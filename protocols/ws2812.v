==> flow/design.v <==
module ws2812(
    input clock,
    input[23:0] value,
    input trigger,
    output reg pin
    );
reg trigger_pulsified = 0;
reg trigger_previous = 0;
always @(posedge clock)
begin
    if (trigger && !trigger_previous)
        trigger_pulsified <= 1;
    else
        trigger_pulsified <= 0;
    trigger_previous <= trigger;
end
reg[(3*8*3)-1:0] shadow_value;
integer i=0;
reg[6:0] bit_counter = 0;
always @(posedge clock)
begin
    if (trigger_pulsified)
    begin
        for (i=0; i<24; i=i+1)
        begin
            shadow_value[72-(i*3)-1] <= 1;
            shadow_value[72-(i*3)-2] <= value[24-i-1];
            shadow_value[72-(i*3)-3] <= 0;
        end
        pin <= 0;
        bit_counter <= 71;
    end
    else begin
        pin <= shadow_value[bit_counter];
        if (bit_counter > 0)
            bit_counter <= bit_counter - 1;
    end
end
endmodule
### Reports on ws2812

Tool output for the design above, in the order of the flow.
Lines are those of the file above, counted from 1.
A cell with -- has no value.

| set-up | value |
|---|---|
| top module | ws2812 |
| clock port | clock |
| cell library | sky130hd |
| timing corner | tt_025C_1v80 |

### After elaboration

Source: Yosys, flattened and elaborated, memories not mapped. Widths are those after wreduce; folded enables and synchronous resets count as part of the registers. Registers that Yosys merges into a memory's read port (data or address) are not register bits. Print and check cells do not count. Equal cells are merged and count once.

| word-level totals | value |
|---|---|
| cells after elaboration | 34 |
| output and inout bits | 1 |
| flip-flop bits (word level) | 34 |

| operators by class | value |
|---|---|
| shift-type cells | 1 |
| muxes and demuxes | 1 |
| add/sub/neg operators | 1 |
| reduce/logical cells | 2 |
| magnitude comparators | 1 |

Operators by type and width:

| operator | number |
|---|---|
| indexed select 72 x 7 -> 1 bit | 1 |
| subtractor 7 x 1 -> 7 bit (second input constant) | 1 |
| greater-than comparator 7 x 1 -> 1 bit (second input constant) | 1 |
| logical AND 1 bit | 1 |
| zero test 1 bit | 1 |
| 2-to-1 mux 1 bit | 1 |

### Logic depth

Depth = most cells in a row (Yosys ltp): at word level without a register or memory, in the mapped netlist without a sequential cell, where the memories' decode and read muxes count.

| depth | value |
|---|---|
| depth in word-level cells | 3 |
| ABC_AREA | 0 |
| depth in mapped cells | 8 |
| depth with buffers taken out | 7 |

### Synthesis result

Yosys stat after the flow's synthesis: flattened, memories mapped to cells. It holds for the ABC_AREA given above (unset counts as 0); a run with the other value may have another netlist.

| mapped netlist | value |
|---|---|
| synthesis area | 1,492.7 µm² |
| flip-flop cells | 34 |
| buffers | 7 |
| standard cells after synthesis | 119 |

Cells by type:

| cell type | number | total area (µm²) |
|---|---|---|
| sky130_fd_sc_hd__edfxtp_1 | 24 | 720.691 |
| sky130_fd_sc_hd__dfxtp_1 | 10 | 200.192 |
| sky130_fd_sc_hd__xnor2_1 | 5 | 43.792 |
| sky130_fd_sc_hd__o21ai_0 | 8 | 40.038 |
| sky130_fd_sc_hd__a21boi_0 | 4 | 30.029 |
| sky130_fd_sc_hd__nor2_1 | 7 | 26.275 |
| sky130_fd_sc_hd__a21oi_1 | 5 | 25.024 |
| sky130_fd_sc_hd__nor3_1 | 5 | 25.024 |
| sky130_fd_sc_hd__nand2_1 | 6 | 22.522 |
| sky130_fd_sc_hd__o21a_1 | 3 | 22.522 |
| sky130_fd_sc_hd__o21bai_1 | 3 | 22.522 |
| sky130_fd_sc_hd__buf_2 | 4 | 20.019 |
| sky130_fd_sc_hd__nor2_8 | 1 | 20.019 |
| sky130_fd_sc_hd__nand2b_1 | 3 | 18.768 |
| sky130_fd_sc_hd__o2bb2ai_1 | 2 | 17.517 |
| sky130_fd_sc_hd__o41ai_2 | 1 | 16.266 |
| sky130_fd_sc_hd__nand3b_1 | 2 | 15.014 |
| sky130_fd_sc_hd__o211ai_1 | 2 | 15.014 |

Not listed: further types 23, cells in them 24.

### Timing after synthesis

Source: OpenSTA report_checks on the synthesized netlist (no wires, ideal clock, input and output delay 20% of the period each), path of least setup slack; recovery checks are left aside. Register names are those of the netlist, which keeps one name where synthesis merged equal registers.

| path post-synthesis | value |
|---|---|
| path type | flip-flop to flip-flop |
| start | reg bit_counter[1] |
| end | reg bit_counter[1] |
| arrival | 1,607 ps |
| stages on the path | 9 |
| data required time | 3,610 ps |
| library setup time | 120 ps |
| setup slack | 2,003 ps |
| path delay | 1,727 ps |
| path buffers | 1 |
| period | 3,730 ps |
| time at the first pin | 0 ps |
| synthesis period reached | 1,727 ps |

"path delay" = arrival - input delay + setup time.
"stages on the path" counts driving pins, that of a launching flip-flop among them; a cell with two outputs on the path counts twice.
"synthesis period reached" = period - worst setup slack (recovery checks aside). The figure is calculated, with input and output delays left at 20% of the set period.
Between the ends stands the longest chain of elaborated cells between them, by number of cells; it is not shown to be the way that was timed. Of several equally long chains one is given.
Each line given opens the expression or statement behind the cell; cells for indexed reads and writes are added by Yosys, which also makes memories of some case tables.

| on the way, post-synthesis | value |
|---|---|
| path through | sky130_fd_sc_hd__dfxtp_1 > sky130_fd_sc_hd__clkbuf_1 > sky130_fd_sc_hd__inv_1 > sky130_fd_sc_hd__ha_1 > sky130_fd_sc_hd__nand2b_1 > sky130_fd_sc_hd__or3_4 > sky130_fd_sc_hd__nor2_8 > sky130_fd_sc_hd__mux2i_1 > sky130_fd_sc_hd__or2_1 |
| length of the longest elaborated chain | 1 |

Ends and longest elaborated chain, post-synthesis:

| element | line | RTL |
|---|---|---|
| start: declaration | 19 | `reg[6:0] bit_counter = 0;` |
| start: assignment | 31 | `bit_counter <= 71;` |
| start: assignment | 36 | `bit_counter <= bit_counter - 1;` |
| subtractor 7 x 1 -> 7 bit | 36 |  |
| end: assignment | 31 |  |
| end: assignment | 36 |  |
| end: declaration | 19 |  |

### Worst path after layout

Path of least setup slack in the final report of flow run 1 (OpenROAD, finished layout, wires in). Where an end is a register, its clock arrival counts in the times.
The path's times are printed in steps of 10 ps; the period is the one set.

| path post-layout | value |
|---|---|
| path type | flip-flop to flip-flop |
| start | reg bit_counter[1] |
| end | reg pin |
| period | 2,030 ps |
| library setup time | 100 ps |
| data required time | 2,210 ps |
| time at the first pin | 290 ps |
| setup slack | 350 ps |
| arrival | 1,860 ps |
| path buffers | 1 |
| stages on the path | 7 |

Between the ends stands the longest chain of elaborated cells between them, by number of cells; it is not shown to be the way that was timed. Of several equally long chains one is given.

| on the way, post-layout | value |
|---|---|
| path through | sky130_fd_sc_hd__dfxtp_4 > sky130_fd_sc_hd__buf_4 > sky130_fd_sc_hd__o21bai_1 > sky130_fd_sc_hd__a21oi_2 > sky130_fd_sc_hd__o21ai_1 > sky130_fd_sc_hd__o2111a_1 > sky130_fd_sc_hd__o41ai_2 |
| length of the longest elaborated chain | 1 |

Ends and longest elaborated chain, post-layout:

| element | line | RTL |
|---|---|---|
| start: declaration | 19 | `reg[6:0] bit_counter = 0;` |
| start: assignment | 31 | `bit_counter <= 71;` |
| start: assignment | 36 | `bit_counter <= bit_counter - 1;` |
| indexed select 72 x 7 -> 1 bit | 34 | `pin <= shadow_value[bit_counter];` |
| end: assignment | 30 | `pin <= 0;` |
| end: assignment | 34 |  |
| end: declaration | 5 | `output reg pin` |

Data sheet: physical implementation of ws2812

Measured results for ws2812: 2 stored runs of the Yosys and OpenROAD flow on sky130hd. The settings differ; the order carries no meaning. The constraints put input and output delay at 20% of the set period each and load the outputs with 0.01 pF.
By "reached clock period" is meant the clock period of the run minus its worst setup slack. This is arithmetic on one report: input and output delays are still those of the set period (20% each).
By "worst path time" is meant the share of the clock period that the worst setup path is allowed (20% is reserved at inputs, 20% at outputs), minus its slack. Clock arrival times at its registers enter into it.
"power consumption" is the tool's figure for a default switching activity; nothing was simulated.
"worst path time" is given in steps of 10 ps.
A setting shown as n/a is not set for that run.

| run name | period_ns | CORE_UTILIZATION | SETUP_SLACK_MARGIN | PLACE_DENSITY_LB_ADDON | HOLD_SLACK_MARGIN | CELL_PAD_IN_SITES_DETAIL_PLACEMENT | CTS_CLUSTER_DIAMETER | CAP_MARGIN | SLEW_MARGIN | MIN_ROUTING_LAYER | MAX_ROUTING_LAYER | CORE_MARGIN | mapped cell area after synthesis (µm²) | power consumption (mW) | worst hold slack (ps) | summed negative setup slack (ps) | total die area (µm²) | reached clock period (ps) | standard-cell area of the final layout (µm²) | worst path time (ps) | class of the worst setup path | setup slack of the worst path (ps) | utilization in the final report (%) |
|---|---|---|---|---|---|---|---|---|---|---|---|---|---|---|---|---|---|---|---|---|---|---|---|
| flow run 1 | 2.03 | 40 | 0.6 | 0.05 | 0.17 | 2 | 244 | 5 | 35 | met1 | met5 | 2 | 1,492.7 | 2.552 | 382 | 0 | 4,236.1 | 1,682 | 2,033.2 | 1,680 | flip-flop to flip-flop | 348 | 56.0 |
| flow run 2 | 2.39 | 58 | 0.51 | 0.06 | n/a | n/a | 217 | 0 | 15 | met2 | n/a | 2 | 1,492.7 | 1.804 | 401 | 0 | 2,995.4 | 1,784 | 1,856.8 | 1,780 | flip-flop to flip-flop | 606 | 75.6 |
