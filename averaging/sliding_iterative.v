==> flow/design.v <==
module average_sliding
    #(
        parameter bitwidth_sample = 12,
        parameter initial_accumulator_value = 0
        )
     (
         input trigger,
         input reset,
         input[bitwidth_sample-1:0]  sample_value,
         output[bitwidth_sample-1:0] averaged_value
         );
reg[bitwidth_sample:0] accumulator = initial_accumulator_value;
assign averaged_value[bitwidth_sample-1:0] = accumulator[bitwidth_sample-1:0];
wire[bitwidth_sample:0] sum;
assign sum = accumulator[bitwidth_sample:0] + sample_value;
always @(posedge trigger or posedge reset)
begin
    if (reset == 1)
    begin
        accumulator[bitwidth_sample:0] <= initial_accumulator_value;
    end
    else begin
        accumulator[bitwidth_sample-1:0] <= sum[bitwidth_sample:1];
    end
end
endmodule
module average_sliding_iterative
    #(
        parameter bitwidth_sample = 12,
        parameter initial_accumulator_value = 0,
        parameter iteration_count = 3
        )
    (
         input trigger,
        input reset,
        input  [bitwidth_sample-1:0] sample_value,
        output [bitwidth_sample-1:0] averaged_value
        );
wire[bitwidth_sample-1:0] intermediate_value[0:iteration_count+1];
assign intermediate_value[0][bitwidth_sample-1:0] = sample_value[bitwidth_sample-1:0];
assign averaged_value = intermediate_value[iteration_count][bitwidth_sample-1:0];
genvar i;
generate
    for (i=0; i<iteration_count; i=i+1)
    begin
        average_sliding #(
                .bitwidth_sample(bitwidth_sample),
                .initial_accumulator_value(initial_accumulator_value)
            ) average (
                .reset          (reset),
                .trigger        (trigger),
                .sample_value   (intermediate_value[i]   [bitwidth_sample-1:0]),
                .averaged_value (intermediate_value[i+1] [bitwidth_sample-1:0])
                );
    end
endgenerate
endmodule
From RTL to reports: average_sliding_iterative

Tool output for the design above, in the order of the flow.
Line numbers count from 1 in the design file above.
Operators: Yosys type, input widths -> output width; for muxes data width and select width s.
Library cell names are shortened.
Not given: -

Top: average_sliding_iterative
Clock: trigger
Standard-cell library: sky130hd
Corner: tt_025C_1v80

After elaboration

Yosys after proc, flatten, opt, wreduce and memory -nomap, before mapping. Enables and synchronous resets that opt folds into registers are not counted as muxes. Print and check cells are not counted. Equal cells are merged and count once.

Magnitude comparators: 0
Multipliers: 0
Bitwise gates (word level): 0
Reduce/logical cells: 0
Div/mod/pow operators: 0
Shifts and indexed selects: 0
Equal/unequal tests: 0
$add $sub $neg: 3
Muxes and demuxes: 0

Operators by type and width:

| kind           | number |
| $add 12x12->13 | 3 |

Bits in latches: 0
Memories kept: 0
Clocked read ports x word width: 0
ROM bits: 0
Output and inout port bits: 12
Input bits: 14
Bits in writable memories: 0
Bits in registers: 36

Depth

Depth = most cells in a row (Yosys ltp): at word level without a register or memory, in the mapped netlist without a sequential cell, where the memories' decode and read muxes count.

Depth in word-level cells: 1
ABC_AREA: 0
Gate-level depth with buffers: 7

Mapped cells and area

Source: synth_stat.txt of the flow (Yosys; design flattened, memories mapped). It holds for the ABC_AREA given above (unset counts as 0); a run with the other value may have another netlist.

Sequential area: 900.9 um^2
Mapped flip-flops: 36
Cell area after synthesis: 2393.5 um^2
Buffers: 0
Standard cells after synthesis: 229

Cells by type:

| cell      | number |
| dfrtp_1   | 36 |
| ha_1      | 33 |
| xor2_1    | 15 |
| a21oi_1   | 22 |
| xnor2_1   | 11 |
| fa_1      | 3 |
| o21ai_0   | 11 |
| nor3_1    | 9 |
| o21bai_1  | 6 |
| a21oi_2   | 5 |
| nor2_1    | 11 |
| a211oi_2  | 3 |
| and2_1    | 6 |
| inv_1     | 10 |
| a2111oi_2 | 2 |
| nand2_1   | 8 |
| a2111oi_0 | 3 |
| nand4_1   | 4 |

Other cell types: 18; their cells: 31.
The figures by module come from a second, unflattened synthesis with its own total; it is not the netlist above.

Cell total of the unflattened synthesis: 240
Area (unflattened synthesis): 2484.9 um^2

Each row is one instance without its submodules.

Modules:

| module                    | area (um^2) | instances | cells |
| average_sliding           | 828.3       | 3         | 80 |
| average_sliding_iterative | 0.0         | 1         | 0 |

Path before layout

OpenSTA on the mapped netlist: ideal clock, no wires. The path of least setup slack (recovery checks aside). Input and output delay are each 20% of the period. Register names are those of the netlist, which keeps one name where synthesis merged equal registers.

Path kind: input to register
Start: in sample_value[0]
End: reg genblk1[0].average.accumulator[9]
Period: 2160 ps
Setup time: 125 ps
Input delay: 432 ps
Setup slack: 155 ps
Stages: 7
Data arrival time: 1880 ps
Path buffers: 0
Delay of the path: 1573 ps
Time at the first pin: 432 ps
Required time: 2035 ps
Synthesis period reached: 2005 ps

"delay of the path" = arrival - input delay + setup time.
"stages": output pins that drive a net of the path, with the launching flip-flop's if there is one; two outputs of one cell count as two.
"synthesis period reached" = period - worst setup slack (recovery checks aside). The figure is calculated, with input and output delays left at 20% of the set period.
Between the ends stands the longest chain of elaborated cells between them, by number of cells; it is not shown to be the way that was timed. Of several equally long chains one is given.
Each line given opens the expression or statement behind the cell; cells for indexed reads and writes are added by Yosys, which also makes memories of some case tables.

Path through: and2_1 > fa_1 > a21oi_2 > o21ai_2 > a2111oi_2 > nor2_1 > xor2_1
Length of the longest elaborated chain: 1
Elaborated cells on any way between the ends: 1
Classes of those cells: 1 x add/sub

Ends and longest elaborated chain, after synthesis:

| what            | line | RTL |
| start, declared | 36   | `input  [bitwidth_sample-1:0] sample_value,` |
| $add 12x12->13  | 15   | `assign sum = accumulator[bitwidth_sample:0] + sample_value;` |
| end, assigned   | 20   | `accumulator[bitwidth_sample:0] <= initial_accumulator_value;` |
| end, assigned   | 23   | `accumulator[bitwidth_sample-1:0] <= sum[bitwidth_sample:1];` |
| end, declared   | 12   | `reg[bitwidth_sample:0] accumulator = initial_accumulator_value;` |

Worst path after layout

Path of least setup slack in the final report of record 1 (OpenROAD, finished layout, wires in). Where an end is a register, its clock arrival counts in the times.
The path's times are printed in steps of 10 ps; the period is the one set.

Path kind: input to register
Start: in sample_value[0]
End: reg genblk1[0].average.accumulator[9]
Stages: 8
Setup slack: 940 ps
Data arrival time: 2770 ps
Setup time: 110 ps
Path buffers: 1
Time at the first pin: 710 ps
Input delay: 710 ps
Required time: 3710 ps
Period: 3540 ps

Between the ends stands the longest chain of elaborated cells between them, by number of cells; it is not shown to be the way that was timed. Of several equally long chains one is given.

Path through: clkdlybuf4s50_1 > and2_1 > fa_1 > a21oi_2 > o21ai_2 > a2111oi_2 > nor2_1 > xor2_1
Length of the longest elaborated chain: 1
Elaborated cells on any way between the ends: 1
Classes of those cells: 1 x add/sub

Ends and longest elaborated chain, post-layout:

| what            | line | RTL |
| start, declared | 36   | `input  [bitwidth_sample-1:0] sample_value,` |
| $add 12x12->13  | 15   | `assign sum = accumulator[bitwidth_sample:0] + sample_value;` |
| end, assigned   | 20   | `accumulator[bitwidth_sample:0] <= initial_accumulator_value;` |
| end, assigned   | 23   | `accumulator[bitwidth_sample-1:0] <= sum[bitwidth_sample:1];` |
| end, declared   | 12   | `reg[bitwidth_sample:0] accumulator = initial_accumulator_value;` |

Top module average_sliding_iterative; platform sky130hd; tools Yosys and OpenROAD; 2 stored runs in no particular order. Input and output delays are each 20% of the period that was set; the output load is 0.01 pF.
"period reached" means the clock period less the worst setup slack. The figure is calculated, with input and output delays left at 20% of the set period.
"time of the worst setup path" is the time allowed to the run's worst setup path (the clock period less input and output delay, where it has them) less its slack. Clock arrival times count: a late capture clock shortens it, a late launch clock lengthens it.
"time of the worst setup path" is known to 10 ps.
Among the settings, - means not set for that run.

| setting or result                      | record 1          | record 2          |
| period_ns                              | 3.54              | 3.54              |
| CORE_UTILIZATION                       | 42                | 41                |
| SETUP_SLACK_MARGIN                     | 0.61              | -                 |
| PLACE_DENSITY_LB_ADDON                 | 0.28              | -                 |
| CELL_PAD_IN_SITES_GLOBAL_PLACEMENT     | 0                 | 0                 |
| TNS_END_PERCENT                        | 15                | -                 |
| GPL_TIMING_DRIVEN                      | 0                 | 0                 |
| CAP_MARGIN                             | 20                | 20                |
| MIN_ROUTING_LAYER                      | met2              | met2              |
| MAX_ROUTING_LAYER                      | met5              | met4              |
| CORE_MARGIN                            | 2                 | 9                 |
| SLEW_MARGIN                            | 20                | 40                |
| PLACE_DENSITY                          | -                 | 0.44              |
| CORE_ASPECT_RATIO                      | -                 | 1.97              |
| CELL_PAD_IN_SITES_DETAIL_PLACEMENT     | -                 | 1                 |
| GPL_ROUTABILITY_DRIVEN                 | -                 | 1                 |
| post-route setup TNS (ps)              | 0                 | 0                 |
| chip area in the Yosys report (um^2)   | 2393.5            | 2393.5            |
| period reached (ps)                    | 2601              | 2590              |
| setup slack of the worst path (ps)     | 939               | 950               |
| area inside the die boundary (um^2)    | 6318.7            | 9071.8            |
| time of the worst setup path (ps)      | 1890              | 1880              |
| worst path kind                        | input to register | input to register |
| standard-cell area after layout (um^2) | 2841.5            | 2854.0            |
| utilization                            | 0.516             | 0.513             |
| lowest hold slack (ps)                 | 611               | 628               |
